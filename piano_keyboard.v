==> flow/design.v <==
module piano_keyboard(
    input clk,
    input keypress,
    input [7:0] keycode,
    output reg [3:0] note = 0,
    output reg [3:0] octave = 4
    );
    parameter rest = 0;
    parameter C = 1;
    parameter CS = 2;
    parameter D = 3;
    parameter DS = 4;
    parameter E = 5;
    parameter F = 6;
    parameter FS = 7;
    parameter G = 8;
    parameter GS = 9;
    parameter A = 10;
    parameter AS = 11;
    parameter B = 12;
    reg last_state = 0;
    reg [3:0] cur_octave = 4;
    wire [3:0] higher_octave  = (cur_octave == 8 ? 0 : cur_octave + 1);
    wire [3:0] lower_octave = (cur_octave == 0 ? 8 : cur_octave - 1);
    always@(posedge clk)begin
        last_state <= keypress;
        if(keypress)begin
            case (keycode)
                8'h0D: begin note <= C; octave <= cur_octave; end
                8'h16: begin note <= CS; octave <= cur_octave; end
                8'h15: begin note <= D; octave <= cur_octave; end
                8'h1E: begin note <= DS; octave <= cur_octave; end
                8'h1D: begin note <= E; octave <= cur_octave; end
                8'h24: begin note <= F; octave <= cur_octave; end
                8'h25: begin note <= FS; octave <= cur_octave; end
                8'h2D: begin note <= G; octave <= cur_octave; end
                8'h2E: begin note <= GS; octave <= cur_octave; end
                8'h2C: begin note <= A; octave <= cur_octave; end
                8'h36: begin note <= AS; octave <= cur_octave; end
                8'h35: begin note <= B; octave <= cur_octave; end
                8'h3C: begin note <= C; octave <= cur_octave + 1; end
                8'h3E: begin note <= CS; octave <= cur_octave + 1; end
                8'h43: begin note <= D; octave <= cur_octave + 1; end
                8'h46: begin note <= DS; octave <= cur_octave + 1; end
                8'h44: begin note <= E; octave <= cur_octave + 1; end
                8'h4D: begin note <= F; octave <= cur_octave + 1; end
                8'h4E: begin note <= FS; octave <= cur_octave + 1; end
                8'h54: begin note <= G; octave <= cur_octave + 1; end
                8'h55: begin note <= GS; octave <= cur_octave + 1; end
                8'h5B: begin note <= A; octave <= cur_octave + 1; end
                8'h66: begin note <= AS; octave <= cur_octave + 1; end
                8'h5D: begin note <= B; octave <= cur_octave + 1; end
                8'h5A: if (!last_state) {octave, cur_octave} <= {higher_octave, higher_octave};
                8'h59: if (!last_state) {octave, cur_octave} <= {lower_octave, lower_octave};
                default: note <= rest;
            endcase
        end
        else begin
            note <= rest;
        end
    end
endmodule
Step by step through the tools: piano_keyboard. Tool output for the design above, in the order of the flow. Line numbers count from 1 in the design file above. Cell names lack the library's common part. The mark n/a stands for no value.

Design top: piano_keyboard. Clock input: clk. Standard-cell library: sky130hd. Library corner: tt_025C_1v80.

Word-level counts. Source: Yosys, flattened and elaborated, memories not mapped. Widths are those after wreduce. Registers that Yosys merges into a memory's read port (data or address) are not register bits. Print and check cells do not count.

Flip-flop bits (word level): 13. For bits in latches the number is 0. The entry for bits in writable memories reads 0. ROM bits: 0. Clocked read ports x word width: 0. The figure for memories kept is 0. The figure for bits of input ports is 10. For output and inout bits the number is 8. Cells after elaboration: 62.

Add/sub/neg operators: 2. For multipliers the number is 0. The entry for divide/modulo/power cells reads 0. $lt $le $gt $ge: 0. Under equal/unequal tests stands 29. The figure for shifts and indexed selects is 0. The figure for mux-type cells is 7. Bitwise logic cells: 0. Under reductions and logical operators stands 20.

Operator list (count): 8-bit by 7-bit == test with 1-bit output (second input constant) (12); 8-bit by 6-bit == test with 1-bit output (second input constant) (9); 4-bit case mux with 13-bit select (1); 8-bit by 5-bit == test with 1-bit output (second input constant) (4); 2-bit OR reduction (13); 12-bit OR reduction (2); 4-bit case mux with 4-bit select (1); 4-bit 2-to-1 mux (4); 4-bit AND reduction (2); 8-bit by 4-bit == test with 1-bit output (second input constant) (1); 4-bit case mux with 2-bit select (1); 2-bit inequality test (second input constant) (2); 4-bit by 1-bit adder with 4-bit output (second input constant) (1); 4-bit by 1-bit subtractor with 4-bit output (second input constant) (1); 4-bit == test (second input constant) (1); 4-bit logical NOT (1); 4-bit nonzero test (1); 2-bit nonzero test (1).

Logic depth. Yosys ltp: most cells in a row. Word level: on the elaborated netlist, between registers, memories and ports. Mapped: between sequential cells and ports; inverters and the memories' decode and read muxes count.

Word-level depth: 4. Under ABC_AREA stands 0. Under depth in mapped cells stands 7. Depth with buffers taken out: 7.

Mapped cells and area. Yosys stat after the flow's synthesis: flattened, memories mapped to cells. It holds for the ABC_AREA given above (unset counts as 0); a run with the other value may have another netlist. The area totals of this step are shown rounded.

Cells by type: edfxtp_1 (count 8, total area 240.23 µm²); dfxtp_1 (count 5, total area 100.096 µm²); buf_6 (count 6, total area 67.565 µm²); a21oi_1 (count 12, total area 60.058 µm²); nand2_1 (count 15, total area 56.304 µm²); nor2_1 (count 12, total area 45.043 µm²); nor3_1 (count 8, total area 40.038 µm²); ha_1 (count 3, total area 37.536 µm²); inv_1 (count 10, total area 37.536 µm²); nand2b_1 (count 6, total area 37.536 µm²); a41oi_1 (count 4, total area 35.034 µm²); o21ai_0 (count 7, total area 35.034 µm²); o221a_2 (count 3, total area 33.782 µm²); or4bb_1 (count 3, total area 33.782 µm²); o22ai_1 (count 5, total area 31.28 µm²); o211ai_1 (count 4, total area 30.029 µm²); nand4bb_4 (count 1, total area 27.526 µm²); o32ai_4 (count 1, total area 27.526 µm²).

Not listed: further types 48, cells in them 75.

Mapped cells: 188. The entry for mapped area reads 1600 µm². For sequential area the number is 340 µm². Flip-flops: 13. Buffers: 14.

Worst setup path after synthesis. OpenSTA on the mapped netlist: ideal clock, no wires. The path of least setup slack (recovery checks aside). Input and output delay are each 20% of the period. Register names are those of the netlist, which keeps one name where synthesis merged equal registers.

Path kind: input-to-reg. From: input keycode[3]. To: register octave[3]. For clock period the number is 2.25 ns. Under input delay stands 0.450 ns. Library setup time: 0.258 ns. For time at the first pin the number is 0.450 ns. The figure for arrival time is 1.810 ns. For required time the number is 1.992 ns. The figure for path slack is 0.182 ns. Path delay: 1.618 ns. For stages the number is 6. The entry for path buffers reads 1. The entry for synthesis period reached reads 2.068 ns.

"path delay" = arrival - input delay + setup time. "stages": output pins that drive a net of the path, with the launching flip-flop's if there is one; two outputs of one cell count as two. "synthesis period reached" is the clock period less the worst setup slack; recovery checks do not enter. This is arithmetic on one report: input and output delays are still those of the set period (20% each). The rows between start and end are the longest chain of elaborated cells between them; the timing report does not say that the signal goes this way. Where chains are equally long, one stands for them. Each line given opens the expression or statement behind the cell; cells for indexed reads and writes are added by Yosys, which also makes memories of some case tables. At most two assigning lines are given for a register; there are more. The path ends at the data pin of a flip-flop with enable; ways to the enable are not counted.

Cell sequence: buf_4 > or4bb_1 > a31oi_2 > nor4_2 > and2_0 > o221a_1. The figure for length of the longest elaborated chain is 3. Under elaborated cells between the ends (all ways) stands 29. Under RTL lines with such cells stands 1. Classes of those cells: eq/ne (26); mux (1); reduce/logical (2).

RTL lines, path post-synthesis: start, declared (RTL line 4) `input [7:0] keycode,`; 8-bit by 7-bit == test with 1-bit output (RTL line 28) `case (keycode)`; 12-bit OR reduction; 4-bit case mux with 4-bit select (RTL line 28); end, assigned (RTL line 29) `8'h0D: begin note <= C; octave <= cur_octave; end`; end, assigned (RTL line 30) `8'h16: begin note <= CS; octave <= cur_octave; end`; end, declared (RTL line 6) `output reg [3:0] octave = 4`.

Path in the finished layout. From the final timing report of run A: the path of least setup slack in the routed layout; clock arrival at registers is part of the times.

Path kind: reg-to-reg. From: register cur_octave[0]. To: register octave[2]. For clock period the number is 1.66 ns. Library setup time: 0.25 ns. For time at the first pin the number is 0.24 ns. The figure for arrival time is 1.79 ns. For required time the number is 1.64 ns. The figure for path slack is -0.15 ns. For stages the number is 8. The entry for path buffers reads 0.

The rows between start and end are the longest chain of elaborated cells between them; the timing report does not say that the signal goes this way. Where chains are equally long, one stands for them. At most two assigning lines are given for a register; there are more.

Cell sequence: edfxtp_1 > inv_2 > ha_4 > nor2b_4 > a2111oi_4 > a211o_4 > o31ai_4 > a211oi_2. The figure for length of the longest elaborated chain is 4. Under elaborated cells between the ends (all ways) stands 9. Classes of those cells: add/sub (2); eq/ne (1); mux (5); reduce/logical (1).

RTL lines, path after layout: start, declared (RTL line 22) `reg [3:0] cur_octave = 4;`; 4-bit by 1-bit subtractor with 4-bit output (RTL line 24) `wire [3:0] lower_octave = (cur_octave == 0 ? 8 : cur_octave - 1);`; 4-bit 2-to-1 mux (RTL line 24); 4-bit 2-to-1 mux (RTL line 54) `8'h59: if (!last_state) {octave, cur_octave} <= {lower_octave, lower_octave};`; 4-bit case mux with 4-bit select (RTL line 28) `case (keycode)`; end, assigned (RTL line 29) `8'h0D: begin note <= C; octave <= cur_octave; end`; end, assigned (RTL line 30) `8'h16: begin note <= CS; octave <= cur_octave; end`; end, declared (RTL line 6) `output reg [3:0] octave = 4`.

FLOW RESULTS
============

Measured results for piano_keyboard: 2 stored runs of the Yosys and OpenROAD flow on sky130hd. The settings differ; the order carries no meaning. The constraints put input and output delay at 20% of the set period each and load the outputs with 0.01 pF. "achieved period" is the run's clock period less its worst setup slack. It is reckoned from that one timing run; input and output delays stay at 20% of the period that was set. "critical path time" is the time allowed to the run's worst setup path (the clock period less input and output delay, where it has them) less its slack. Clock arrival times count: a late capture clock shortens it, a late launch clock lengthens it. Measured values are rounded.

Run A has these settings: period_ns 1.66; CORE_UTILIZATION 25; PLACE_DENSITY_LB_ADDON 0.1; ABC_AREA 0; GPL_ROUTABILITY_DRIVEN 0; CAP_MARGIN 25; SLEW_MARGIN 0; MIN_ROUTING_LAYER met2; MAX_ROUTING_LAYER met5; CORE_MARGIN 2. The critical path time stands at 1.81 ns. Critical path type: reg-to-reg. The post-route worst hold slack comes to 0.54 ns. The lowest setup slack comes to -0.15 ns. For the mapped cell area after synthesis the run shows 1600 µm². The summed negative setup slack reads -0.85 ns. The measured achieved period is 1.808 ns. The standard-cell area after layout stands at 2700 µm². The utilization comes to 45 %. The overall die area is 7000 µm².

Run B has these settings: period_ns 2.73; CORE_UTILIZATION 67; SETUP_SLACK_MARGIN 0.31; PLACE_DENSITY_LB_ADDON 0.09; CORE_MARGIN 10; GPL_TIMING_DRIVEN 0; CTS_CLUSTER_DIAMETER 310; SLEW_MARGIN 20; CAP_MARGIN 20. The critical path time stands at 2.51 ns. Critical path type: reg-to-reg. The post-route worst hold slack comes to 0.55 ns. The lowest setup slack comes to 0.22 ns. For the mapped cell area after synthesis the run shows 1600 µm². The summed negative setup slack reads 0.000 ns. The measured achieved period is 2.508 ns. The standard-cell area after layout stands at 2000 µm². The utilization comes to 89 %. The overall die area is 4700 µm².
